==> flow/design.v <==
module pwm (
	    reset_n,   
	    clock,
	    start,
	    en,
	    duty_cycle,
	    pwm_o);
   input reset_n;
   input clock;
   input start;
   input en;
   input [7:0] duty_cycle;
   output      pwm_o;
   reg 	       start_s;
   wire        start_re;
   reg [7:0]   counter;
   assign pwm_o = (counter <= duty_cycle) ? 1 : 0;
   always @(posedge clock) begin
      if (!reset_n)
	counter <= 8'b0;
      else if(en)
        counter <= counter + 1;
   end
endmodule  
## From RTL to reports: pwm

Tool output for the design above, in the order of the flow.
Line numbers count from 1 in the design file above.
Cell names lack the library's common part.
Not given: --

| design | value |
|---|---|
| design top | pwm |
| clock | clock |
| cell library | sky130hd |
| corner | tt_025C_1v80 |

## Elaborated design

Source: Yosys, flattened and elaborated, memories not mapped. Widths are those after wreduce; folded enables and synchronous resets count as part of the registers. Registers that Yosys merges into a memory's read port (data or address) are not register bits. Print and check cells do not count. Equal cells are merged and count once.

| word-level totals | value |
|---|---|
| elaborated cells | 4 |
| output and inout bits | 1 |
| bits of input ports | 12 |
| flip-flop bits (word level) | 8 |

| operators by class | value |
|---|---|
| add/sub/neg operators | 1 |
| $lt $le $gt $ge | 1 |
| mux-type cells | 1 |

Operator list:

| kind | count |
|---|---|
| 8-bit by 1-bit adder with 8-bit output with constant B | 1 |
| 8-bit <= comparator | 1 |
| 1-bit 2-to-1 mux | 1 |

## Logic depth

Longest topological path by Yosys (ltp), each cell counted once; first at word level (registers and memories cut), then after technology mapping (sequential cells cut; the memories' decode and read muxes count).

| depth | value |
|---|---|
| depth in word-level cells | 2 |
| ABC_AREA | 0 |
| mapped depth | 6 |
| mapped depth without buffers | 6 |

## Netlist

The flow's flattened synthesis, as Yosys stat reports it; memories are mapped. The netlist is that of the ABC_AREA named above (0 if unset); the other value can give another one.
Totals and module areas in this step are rounded.

| synthesis totals | value |
|---|---|
| flip-flop cells | 8 |
| mapped area | 0.000543 mm^2 |
| sequential part of the area | 0.00016 mm^2 |
| buffers | 1 |
| cell count | 62 |

Cell types:

| cell | count | total area (um^2) |
|---|---|---|
| dfxtp_1 | 8 | 160.154 |
| ha_1 | 9 | 112.608 |
| xnor2_1 | 4 | 35.034 |
| and2_1 | 5 | 31.28 |
| inv_1 | 8 | 30.029 |
| nand4_1 | 4 | 25.024 |
| a21oi_1 | 4 | 20.019 |
| a21boi_1 | 2 | 15.014 |
| nand2_1 | 4 | 15.014 |
| o21ai_0 | 3 | 15.014 |
| nand4_2 | 1 | 12.512 |
| nor2b_1 | 2 | 12.512 |
| or3_1 | 2 | 12.512 |
| mux2i_1 | 1 | 10.01 |
| xor2_1 | 1 | 8.758 |
| buf_4 | 1 | 7.507 |
| o211ai_1 | 1 | 7.507 |
| and3_1 | 1 | 6.256 |
| o22ai_1 | 1 | 6.256 |

## Path before layout

Source: OpenSTA report_checks on the synthesized netlist (no wires, ideal clock, input and output delay 20% of the period each), path of least setup slack; recovery checks are left aside. Register names are those of the netlist, which keeps one name where synthesis merged equal registers.

| timing path post-synthesis | value |
|---|---|
| path type | input-to-output |
| start point | in duty_cycle[1] |
| end point | out pwm_o |
| time at the first pin | 0.444 ns |
| external output delay | 0.444 ns |
| delay of the path | 0.853 ns |
| path buffers | 0 |
| input delay | 0.444 ns |
| data required time | 1.776 ns |
| clock period | 2.22 ns |
| slack | 0.479 ns |
| stages on the path | 6 |
| arrival time | 1.297 ns |
| synthesis period reached | 1.741 ns |

"delay of the path" is the arrival time less input delay plus setup time.
A path that ends at an output port has no setup time.
"stages on the path" counts driving pins, that of a launching flip-flop among them; a cell with two outputs on the path counts twice.
"synthesis period reached" is the clock period less the worst setup slack; recovery checks do not enter. This is arithmetic on one report: input and output delays are still those of the set period (20% each).
The rows between start and end are the longest chain of elaborated cells between them; the timing report does not say that the signal goes this way. Where chains are equally long, one stands for them.
A line is the first line of the expression or statement that the cell stems from. Yosys adds cells for indexed reads and writes and turns some case tables into memories.

| between the ends, post-synthesis | value |
|---|---|
| cell sequence | inv_1 > ha_1 > nor2b_1 > o211ai_1 > a21oi_1 > o22ai_1 |
| cells in the longest elaborated chain | 2 |
| elaborated cells on any way between the ends | 2 |
| RTL lines with such cells | 1 |
| classes of those cells | 1 x compare; 1 x mux |

Ends and longest elaborated chain, post-synthesis:

| what | RTL line | RTL |
|---|---|---|
| start, declared | 12 | `input [7:0] duty_cycle;` |
| 8-bit <= comparator | 17 | `assign pwm_o = (counter <= duty_cycle) ? 1 : 0;` |
| 1-bit 2-to-1 mux | 17 |  |
| end, declared | 13 | `output      pwm_o;` |

## Worst path after layout

From the final timing report of flow run 1: the path of least setup slack in the routed layout; clock arrival at registers is part of the times.

| timing path after layout | value |
|---|---|
| path type | input-to-output |
| start point | in duty_cycle[3] |
| end point | out pwm_o |
| clock period | 2.57 ns |
| path buffers | 2 |
| external output delay | 0.51 ns |
| time at the first pin | 0.51 ns |
| slack | 0.18 ns |
| stages on the path | 7 |
| input delay | 0.51 ns |
| data required time | 2.06 ns |
| arrival time | 1.88 ns |

The rows between start and end are the longest chain of elaborated cells between them; the timing report does not say that the signal goes this way. Where chains are equally long, one stands for them.

| between the ends, after layout | value |
|---|---|
| cell sequence | clkdlybuf4s50_1 > inv_1 > ha_1 > a21oi_1 > a21oi_1 > o22ai_1 > buf_2 |
| cells in the longest elaborated chain | 2 |
| elaborated cells on any way between the ends | 2 |
| RTL lines with such cells | 1 |
| classes of those cells | 1 x compare; 1 x mux |

Ends and longest elaborated chain, after layout:

| what | RTL line | RTL |
|---|---|---|
| start, declared | 12 | `input [7:0] duty_cycle;` |
| 8-bit <= comparator | 17 | `assign pwm_o = (counter <= duty_cycle) ? 1 : 0;` |
| 1-bit 2-to-1 mux | 17 |  |
| end, declared | 13 | `output      pwm_o;` |

Subject: flow runs of pwm

Hi,

Settings and measured results of 2 stored flow runs for module pwm (sky130hd), not sorted in any way. The constraints put input and output delay at 20% of the set period each and load the outputs with 0.01 pF.
"clock period reached" means the clock period less the worst setup slack. The figure is calculated, with input and output delays left at 20% of the set period.
"worst path time" = time allowed to the worst setup path (clock period - input delay - output delay, where it has them) - its slack; a late launch clock adds to it, a late capture clock takes from it.
"total power of the final layout" rests on the timing tool's default activity at the inputs, not on a simulated workload.
Measured values are rounded.
Among the settings, - means not set for that run.

| name | flow run 1 | flow run 2 |
|---|---|---|
| period_ns | 2.57 | 1.53 |
| CORE_UTILIZATION | 40 | 57 |
| SETUP_SLACK_MARGIN | -0.01 | - |
| PLACE_DENSITY | 0.49 | 0.87 |
| CELL_PAD_IN_SITES_DETAIL_PLACEMENT | 2 | - |
| TNS_END_PERCENT | 55 | - |
| GPL_TIMING_DRIVEN | 0 | 1 |
| GPL_ROUTABILITY_DRIVEN | 0 | - |
| CTS_CLUSTER_SIZE | 92 | - |
| CAP_MARGIN | 20 | 20 |
| CORE_MARGIN | 2 | 2 |
| SLEW_MARGIN | 20 | 25 |
| ABC_AREA | - | 1 |
| CTS_CLUSTER_DIAMETER | - | 256 |
| worst hold slack (ns) | 0.550 | 0.595 |
| area of the synthesized netlist (mm^2) | 0.000543 | 0.000562 |
| clock period reached (ns) | 2.392 | 1.674 |
| total power of the final layout (uW) | 281 | 439 |
| smallest setup slack (ns) | 0.178 | -0.144 |
| area of the standard cells in the finished layout (mm^2) | 0.000697 | 0.000843 |
| die footprint (mm^2) | 0.00167 | 0.00125 |
| utilization after layout | 0.542 | 0.915 |
| summed negative setup slack (ns) | 0.000 | -0.144 |
| worst path time (ns) | 1.36 | 1.37 |
| critical path type | input-to-output | reg-to-output |

Regards
